==> flow/design.v <==
`timescale 1ns / 1ps
module BHT #(
	parameter TABLE_LEN=4
)(
	input wire clk,
	input wire rst,
	input wire [31:0]PCF,
	output reg PredF,
	output wire [31:0]NPC_PredF,
	input wire [31:0]PCE,
	input wire PredE,
	input wire BranchE,
	input wire [31:0]NPC_PredE,
	input wire [31:0]BrNPC
);
	localparam TABLE_SIZE=1<<TABLE_LEN;
	reg [31:0]Target_Buff[TABLE_SIZE];
	reg [31:0]Target_Buff_Tag[TABLE_SIZE];
	reg[1:0]State_Buff[TABLE_SIZE];
	wire [TABLE_LEN-1:0] Pred_PC_in=PCF[TABLE_LEN+1:2];
	wire [TABLE_LEN-1:0] Update_PC_in=PCE[TABLE_LEN+1:2];
	wire Hit_Buff_Pred=(Target_Buff_Tag[Pred_PC_in]==PCF);
	wire Hit_Buff_Update=(Target_Buff_Tag[Update_PC_in]==PCE);
	assign NPC_PredF=Target_Buff[Pred_PC_in];
	always@(*)
		if(State_Buff[Pred_PC_in][1]==1'b1 && Hit_Buff_Pred)
			PredF<=1'b1;
		else 
			PredF<=1'b0;
	integer i;
	always @ (negedge clk or posedge rst)
	begin
		if(rst)begin
			for(i=0;i<TABLE_SIZE;i=i+1)begin
				Target_Buff[i]<=0;
				Target_Buff_Tag[i]<=0;
				State_Buff[i]<=2'b00;
			end
		end
		else if(BranchE)begin
			Target_Buff[Update_PC_in]<=BrNPC;
			Target_Buff_Tag[Update_PC_in]<=PCE;
			if(Hit_Buff_Update)begin
				case(State_Buff[Update_PC_in])
					2'b00:State_Buff[Update_PC_in]<=2'b01;
					2'b01:State_Buff[Update_PC_in]<=2'b11;
					2'b10:State_Buff[Update_PC_in]<=2'b11;
					2'b11:State_Buff[Update_PC_in]<=2'b11;
					default:State_Buff[Update_PC_in]<=2'b11;
				endcase
			end
			else begin
				State_Buff[Update_PC_in]<=2'b10;
			end
		end
		else if((!BranchE) && Hit_Buff_Update)begin 
			case(State_Buff[Update_PC_in])
				2'b00:State_Buff[Update_PC_in]<=2'b00;
				2'b01:State_Buff[Update_PC_in]<=2'b00;
				2'b10:State_Buff[Update_PC_in]<=2'b00;
				2'b11:State_Buff[Update_PC_in]<=2'b10;
				default:State_Buff[Update_PC_in]<=2'b00;
			endcase
		end
	end
endmodule
# --- From RTL to reports: BHT ---
# What the tools print for BHT, step after step.
# Line numbers count from 1 in the design file above.
# Operators: Yosys type, input widths -> output width; for muxes data width and select width s.
# Cell names lack the library's common part.
setup:
  top_module: "BHT"
  clock_port: "clk"
  lib: "sky130hd"
  corner: "tt_025C_1v80"

# --- After elaboration ---
# Source: Yosys, flattened and elaborated. Widths are those after wreduce. Registers that Yosys merges into a memory's read port (data or address) are not register bits. Print and check cells do not count. Equal cells are merged and count once.
bits:
  wordCells: 332
  regBits: 1056
  clocked_rd_ports_x_width: 0
  romBits: 0
  out_inout_bits: 33
  latch_bits: 0
  ram_bits: 0
  n_memories: 0
classes:
  n_shift: 0
  n_eq: 87
  bitwise: 0
  n_addsub: 0
  compare: 0
  mul: 0
  mux: 154
  div_mod_pow: 0
  reduce_and_logical: 43
op_table:
  columns: ["operator", "n"]
  rows:
  - ["$pmux 32 s16", 3]
  - ["$mux 2", 116]
  - ["$ne 4x3->1 const B", 48]
  - ["$pmux 2 s2", 32]
  - ["$reduce_and 6->1", 16]
  - ["$eq 32x32->1", 2]
  - ["$eq 4x4->1 const B", 16]
  - ["$pmux 2 s16", 2]
  - ["$reduce_and 2->1", 16]
  - ["$eq 4x3->1 const B", 8]
  - ["$eq 4x2->1 const B", 4]
  - ["$eq 2x2->1 const B", 4]
  - ["$eq 4x1->1 const B", 2]
  - ["$logic_not 4->1", 2]
  - ["$reduce_or 3->1", 2]
  - ["$ne 6x2->1 const B", 1]
  - ["$reduce_bool 5->1", 1]
  - ["$eq 2x1->1 const B", 2]
  - ["$logic_not 2->1", 2]
  - ["$logic_and 1x1->1", 2]
  - ["$reduce_bool 2->1", 1]
  - ["$logic_not 1->1", 1]
  - ["$mux 1", 1]

# --- Depth ---
# Yosys ltp: most cells in a row. Word level: on the elaborated netlist, between registers, memories and ports. Mapped: between sequential cells and ports; inverters and the memories' decode and read muxes count.
depth:
  depth_word: 11
  ABC_AREA: 1
  mapped_depth: 25
  mapped_depth_nobuf: 23

# --- Mapped cells and area ---
# Yosys stat after the flow's synthesis: flattened, memories mapped to cells. It holds for the ABC_AREA given above (unset counts as 0); a run with the other value may have another netlist.
synth_totals:
  flip_flops: 1056
  seq_area_um2: 26425.3
  buf_cells: 435
  cells: 6605
  synth_area_um2: 50468.4
types:
  columns: ["cell_type", "n", "type_area_um2"]
  rows:
  - ["dfrtn_1", 1056, 2.64E+04]
  - ["nand2_1", 2677, 1E+04]
  - ["o21ai_0", 1052, 5265.05]
  - ["clkbuf_1", 392, 1.47E+03]
  - ["inv_1", 359, 1.35E+03]
  - ["nor2_1", 348, 1.31E+03]
  - ["nand3_1", 213, 1.07E+03]
  - ["a22o_1", 91, 797.014]
  - ["nand4_1", 115, 719.44]
  - ["a211oi_1", 41, 307.795]
  - ["a221oi_1", 35, 306.544]
  - ["a2111oi_0", 25, 218.96]
  - ["o22ai_1", 34, 212.704]
  - ["buf_2", 22, 110.106]
  - ["a21oi_1", 19, 95.091]
  - ["o2111ai_1", 10, 87.584]
  - ["buf_1", 20, 75.072]
  - ["a41oi_1", 7, 61.309]
# Other cell types: 19; their cells: 89.

FLOW RESULTS
============

Flow measurements of BHT on sky130hd: 2 stored runs with different settings, listed in no order. Input and output delays are each 20% of the period that was set; the output load is 0.01 pF.
"fin_power_mw" rests on the timing tool's default activity at the inputs, not on a simulated workload.

--- entry A ---
==> flow/run.sh <==
#!/bin/bash
# the make line also repeats the synthesis and layout settings of config.mk as NAME=value (left out here)
make -C /OpenROAD-flow-scripts/flow DESIGN_CONFIG=/design/flow/config.mk WORK_HOME=/design/flow/orfs CLKGATE_MAP_FILE= finish
==> flow/config.mk <==
export PLATFORM = sky130hd
export DESIGN_NAME = BHT
export DESIGN_NICKNAME = BHT
export VERILOG_FILES = /design/flow/design.v
export SDC_FILE = /design/flow/constraint.sdc
export NUM_CORES = 4
export LEC_CHECK = 0
export ABC_AREA = 1
export CAP_MARGIN = 20
export CELL_PAD_IN_SITES_DETAIL_PLACEMENT = 0
export CORE_MARGIN = 2
export CORE_UTILIZATION = 37
export GPL_TIMING_DRIVEN = 1
export PLACE_DENSITY_LB_ADDON = 0.19
export SETUP_SLACK_MARGIN = -0.58
export SLEW_MARGIN = 15
==> flow/constraint.sdc <==
create_clock -name core_clock -period 8.12 [get_ports {clk}]
set_input_delay 1.6240 -clock core_clock [delete_from_list [all_inputs] [get_ports {clk}]]
set_output_delay 1.6240 -clock core_clock [all_outputs]
set_load 0.01 [all_outputs]

==> results, as YAML <==
results:
  worstSetupSlack_ps: -441
  fin_hold_ws_ps: 413
  final_die_area_um2: 139372.0
  total_negative_slack_ps: -15217
  fin_power_mw: 14.696
  post_route_util_pct: 45.7
  final_stdcell_area_um2: 61870.6
  post_synth_area_um2: 50468.4

--- entry B ---
==> flow/run.sh <==
#!/bin/bash
# the make line also repeats the synthesis and layout settings of config.mk as NAME=value (left out here)
make -C /OpenROAD-flow-scripts/flow DESIGN_CONFIG=/design/flow/config.mk WORK_HOME=/design/flow/orfs CLKGATE_MAP_FILE= finish
==> flow/config.mk <==
export PLATFORM = sky130hd
export DESIGN_NAME = BHT
export DESIGN_NICKNAME = BHT
export VERILOG_FILES = /design/flow/design.v
export SDC_FILE = /design/flow/constraint.sdc
export NUM_CORES = 4
export LEC_CHECK = 0
export CAP_MARGIN = 20
export CORE_MARGIN = 2
export CORE_UTILIZATION = 40
export SLEW_MARGIN = 20
==> flow/constraint.sdc <==
create_clock -name core_clock -period 7.44 [get_ports {clk}]
set_input_delay 1.4880 -clock core_clock [delete_from_list [all_inputs] [get_ports {clk}]]
set_output_delay 1.4880 -clock core_clock [all_outputs]
set_load 0.01 [all_outputs]

==> results, as YAML <==
results:
  worstSetupSlack_ps: -1493
  fin_hold_ws_ps: 432
  final_die_area_um2: 130538.0
  total_negative_slack_ps: -11133
  fin_power_mw: 18.305
  post_route_util_pct: 53.4
  final_stdcell_area_um2: 67873.8
  post_synth_area_um2: 51065.2
